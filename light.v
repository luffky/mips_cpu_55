==> flow/design.v <==
`timescale 1ns / 1ps
module light(
    input [31:0] x,
    input clk,
	 input rst,
    output reg [6:0] a_to_g,
	 output reg[7:0] an
    );
wire [2:0] s;
reg [3:0] digit;
reg [31:0] clkdiv;
wire [7:0] aen;
assign s = clkdiv[19:17]; 
assign aen = 8'b11111111;
always@(*)begin
case(s)
    3'b000: digit = x[3:0];
	 3'b001: digit = x[7:4];
	 3'b010: digit = x[11:8];
	 3'b011: digit = x[15:12];
	 3'b100: digit = x[19:16];
	 3'b101: digit = x[23:20];
	 3'b110: digit = x[27:24];
	 3'b111: digit = x[31:28];
endcase
end
always@(*)begin
case(digit)
   0: a_to_g = 7'b0000001;     
   1: a_to_g = 7'b1001111;    
   2: a_to_g = 7'b0010010;     
   3: a_to_g = 7'b0000110;     
   4: a_to_g = 7'b1001100;    
   5: a_to_g = 7'b0100100;     
   6: a_to_g = 7'b0100000;     
   7: a_to_g = 7'b0001111;    
   8: a_to_g = 7'b0000000;     
   9: a_to_g = 7'b0000100;     
 'hA: a_to_g = 7'b0001000; 
 'hB: a_to_g = 7'b1100000;    
 'hC: a_to_g = 7'b0110001;     
 'hD: a_to_g = 7'b1000010;     
 'hE: a_to_g = 7'b0110000;     
 'hF: a_to_g = 7'b0111000;     
default: a_to_g = 7'b0000001;   
  endcase
end
always@(*)begin
an = 8'b11111111;
    if(aen[s] == 1)
	     an[s] = 0;
end
always@(posedge clk)begin
    if(rst == 1)
	     clkdiv <= 0;
	 else
	     clkdiv <= clkdiv + 1;
end
endmodule
-- Tool chain data of light
Tool output for the design above, in the order of the flow.
Line numbers count from 1 in the design file above.
Cell names lack the library's common part.
A cell with -- has no value.
- top module: light
- clock: clk
- cell library: sky130hd
- timing corner: tt_025C_1v80

-- After elaboration
Counts by Yosys on the flattened word-level netlist (proc, flatten, opt, wreduce; memories kept). Register bits leave out memories and registers merged into their read ports (data or address); mux counts leave out enables and synchronous resets folded into registers. Print and check cells are left out. Cells with the same type and inputs are merged into one.
Yosys's memory passes give these memory sizes; they may raise the number of words (mostly to a power of two), join words into wider ones and drop unused or constant bits.
- add/subtract/negate cells: 2
- eq/ne operators: 7
- noted shift-type cells: 3
- mux-type cells at 2
- bitwise logic cells at 2
- reduce/logical cells: 1
- operators with widths (operator ; number):
    32-bit by 1-bit adder with 32-bit output with constant B ; 1
    4-bit parallel mux with 8-bit select ; 1
    1-bit by 4-bit variable shift with 8-bit output with constant A ; 2
    3-bit equality test with constant B ; 4
    8-bit by 3-bit indexed select with 1-bit output with constant A ; 1
    8-bit OR ; 1
    8-bit NOT ; 1
    8-bit 2-to-1 mux ; 1
    3-bit by 2-bit equality test with 1-bit output with constant B ; 2
    3-bit negator with 4-bit output ; 1
    3-bit by 1-bit equality test with 1-bit output with constant B ; 1
    3-bit zero test ; 1
- noted flip-flop bits (word level): 32
- ROM bits: 112
- noted memories: 1
- noted output and inout bits: 15
- word-level cells at 19
- memory list (memory ; words ; width ; read ports ; write ports ; RTL line ; RTL):
    (no name shown) ; 16 ; 7 ; 1 ; 0 ; 28 ; case(digit)

-- Depth
Longest topological path by Yosys (ltp), each cell counted once; first at word level (registers and memories cut), then after technology mapping (sequential cells cut; the memories' decode and read muxes count).
- word-level depth: 5
- noted ABC_AREA: 0
- depth in mapped cells at 11
- gate-level depth less buffers: 10

-- After synthesis
Source: synth_stat.txt of the flow (Yosys; design flattened, memories mapped). It holds for the ABC_AREA given above (unset counts as 0); a run with the other value may have another netlist.
The area totals of this step are shown rounded.
- noted standard cells after synthesis: 178
- cell area after synthesis at 1494 µm²
- noted sequential area: 400.4 µm²
- flip-flop cells: 20
- buffer cells at 9
- cell types (cell type ; number):
    dfxtp_1 ; 20
    ha_1 ; 12
    mux2i_1 ; 8
    xnor2_1 ; 9
    nor2_1 ; 20
    xor2_1 ; 6
    mux2_2 ; 4
    nand2_1 ; 12
    nand3_1 ; 9
    inv_1 ; 11
    a22oi_1 ; 5
    buf_6 ; 3
    or3_1 ; 5
    a21oi_1 ; 5
    nand4_1 ; 4
    o21ai_0 ; 5
    o22ai_1 ; 4
    nor3_1 ; 4
Not listed: further types 23, cells in them 32.

-- Worst setup path after synthesis
Path of least setup slack by OpenSTA after synthesis, without wires, with an ideal clock, recovery checks aside; 20% of the period is set as input and as output delay. Where synthesis merged equal registers, the netlist keeps one of their names.
- path kind: register -> output
- from: register clkdiv[17]
- to: output a_to_g[5]
- clock period at 3.42 ns
- external output delay at 0.684 ns
- noted time at the first pin: 0.000 ns
- data arrival time: 2.569 ns
- noted setup slack: 0.167 ns
- noted delay of the path: 2.569 ns
- noted stages on the path: 11
- synthesis period reached at 3.253 ns
"delay of the path" is the arrival time less input delay plus setup time.
At an output port there is no setup time.
"stages on the path" counts driving pins, that of a launching flip-flop among them; a cell with two outputs on the path counts twice.
"synthesis period reached" = period - worst setup slack (recovery checks aside). The figure is calculated, with input and output delays left at 20% of the set period.
The rows between start and end are the longest chain of elaborated cells between them; the timing report does not say that the signal goes this way. Where chains are equally long, one stands for them.
A line is the first line of the expression or statement that the cell stems from. Yosys adds cells for indexed reads and writes and turns some case tables into memories.
A memory read counts as a cell of the chain, while the word-level depth stops at memories.
- cells stage by stage: dfxtp_1 inv_1 ha_1 ha_1 or4_4 buf_6 a41oi_1 inv_1 ha_1 o21ai_0 mux2i_1
- length of the longest elaborated chain: 3
- ends and longest elaborated chain, post-synthesis (what ; RTL line ; RTL):
    start: declaration ; 11 ; reg [31:0] clkdiv;
    start: assignment ; 55 ; clkdiv <= 0;
    start: assignment ; 57 ; clkdiv <= clkdiv + 1;
    3-bit equality test ; 16 ; case(s)
    4-bit parallel mux with 8-bit select ; 16 ;
    memory read 16 x 7 bit ; 28 ; case(digit)
    end: declaration ; 6 ; output reg [6:0] a_to_g,

-- Timing after layout
From the final timing report of stored run 2: the path of least setup slack in the routed layout; clock arrival at registers is part of the times.
- path kind: register -> output
- from: register clkdiv[17]
- to: output a_to_g[5]
- clock period at 5.42 ns
- external output delay at 1.08 ns
- noted time at the first pin: 0.26 ns
- data arrival time: 3.63 ns
- noted setup slack: 0.70 ns
- noted stages on the path: 11
The rows between start and end are the longest chain of elaborated cells between them; the timing report does not say that the signal goes this way. Where chains are equally long, one stands for them.
A memory read counts as a cell of the chain, while the word-level depth stops at memories.
- cells stage by stage: dfxtp_1 inv_1 ha_1 ha_1 or4_4 a41oi_1 inv_1 ha_1 o21ai_0 mux2i_1 clkdlybuf4s50_1
- length of the longest elaborated chain: 3
- ends and longest elaborated chain, post-layout (what ; RTL line ; RTL):
    start: declaration ; 11 ; reg [31:0] clkdiv;
    start: assignment ; 55 ; clkdiv <= 0;
    start: assignment ; 57 ; clkdiv <= clkdiv + 1;
    3-bit equality test ; 16 ; case(s)
    4-bit parallel mux with 8-bit select ; 16 ;
    memory read 16 x 7 bit ; 28 ; case(digit)
    end: declaration ; 6 ; output reg [6:0] a_to_g,

--- measured runs ---
light through Yosys and OpenROAD on sky130hd: 2 stored runs, unordered, with their settings and measured results. The constraints put input and output delay at 20% of the set period each and load the outputs with 0.01 pF.
"reached clock period" is the run's clock period less its worst setup slack. It is reckoned from that one timing run; input and output delays stay at 20% of the period that was set.
By "worst setup path time" is meant the share of the clock period that the worst setup path is allowed (20% is reserved at inputs, 20% at outputs), minus its slack. Clock arrival times at its registers enter into it.
"power consumption" is the tool's figure for a default switching activity; nothing was simulated.
Results are given in rounded form.

Stored run 1

==> flow/run.sh <==
#!/bin/bash
# the make line also repeats the synthesis and layout settings of config.mk as NAME=value (left out here)
make -C /OpenROAD-flow-scripts/flow DESIGN_CONFIG=/design/flow/config.mk WORK_HOME=/design/flow/orfs CLKGATE_MAP_FILE= finish
==> flow/config.mk <==
export PLATFORM = sky130hd
export DESIGN_NAME = light
export DESIGN_NICKNAME = light
export VERILOG_FILES = /design/flow/design.v
export SDC_FILE = /design/flow/constraint.sdc
export NUM_CORES = 4
export LEC_CHECK = 0
export ABC_AREA = 0
export CAP_MARGIN = 15
export CELL_PAD_IN_SITES_GLOBAL_PLACEMENT = 3
export CORE_MARGIN = 2
export CORE_UTILIZATION = 41
export CTS_CLUSTER_SIZE = 74
export MAX_ROUTING_LAYER = met4
export PLACE_DENSITY_LB_ADDON = 0.11
export SETUP_SLACK_MARGIN = 1.19
export SLEW_MARGIN = 20
export TNS_END_PERCENT = 15
==> flow/constraint.sdc <==
create_clock -name core_clock -period 4.72 [get_ports {clk}]
set_input_delay 0.9440 -clock core_clock [delete_from_list [all_inputs] [get_ports {clk}]]
set_output_delay 0.9440 -clock core_clock [all_outputs]
set_load 0.01 [all_outputs]

Stored run 1: no results, placement failed with FLW-0024.

Stored run 2

==> flow/run.sh <==
#!/bin/bash
# the make line also repeats the synthesis and layout settings of config.mk as NAME=value (left out here)
make -C /OpenROAD-flow-scripts/flow DESIGN_CONFIG=/design/flow/config.mk WORK_HOME=/design/flow/orfs CLKGATE_MAP_FILE= finish
==> flow/config.mk <==
export PLATFORM = sky130hd
export DESIGN_NAME = light
export DESIGN_NICKNAME = light
export VERILOG_FILES = /design/flow/design.v
export SDC_FILE = /design/flow/constraint.sdc
export NUM_CORES = 4
export LEC_CHECK = 0
export CAP_MARGIN = 35
export CELL_PAD_IN_SITES_GLOBAL_PLACEMENT = 0
export CORE_ASPECT_RATIO = 1.14
export CORE_MARGIN = 10
export CORE_UTILIZATION = 22
export CTS_CLUSTER_DIAMETER = 96
export CTS_CLUSTER_SIZE = 24
export GPL_TIMING_DRIVEN = 1
export MAX_ROUTING_LAYER = met5
export PLACE_DENSITY_LB_ADDON = 0.1
export SLEW_MARGIN = 25
export TNS_END_PERCENT = 15
==> flow/constraint.sdc <==
create_clock -name core_clock -period 5.42 [get_ports {clk}]
set_input_delay 1.0840 -clock core_clock [delete_from_list [all_inputs] [get_ports {clk}]]
set_output_delay 1.0840 -clock core_clock [all_outputs]
set_load 0.01 [all_outputs]

Measured in stored run 2:
- cell area after synthesis: 1494 µm²
- die outline area: 10490 µm²
- standard-cell area after routing at 2063 µm²
- utilization after routing: 0.309
- setup slack of the worst path at 0.704 ns
- sum of negative setup slack: 0.000 ns
- worst hold slack at 0.484 ns
- power consumption: 310.2 uW
- noted the reached clock period: 4.716 ns
- noted the worst setup path time: 3.63 ns
- worst path kind: register -> output
--- end ---
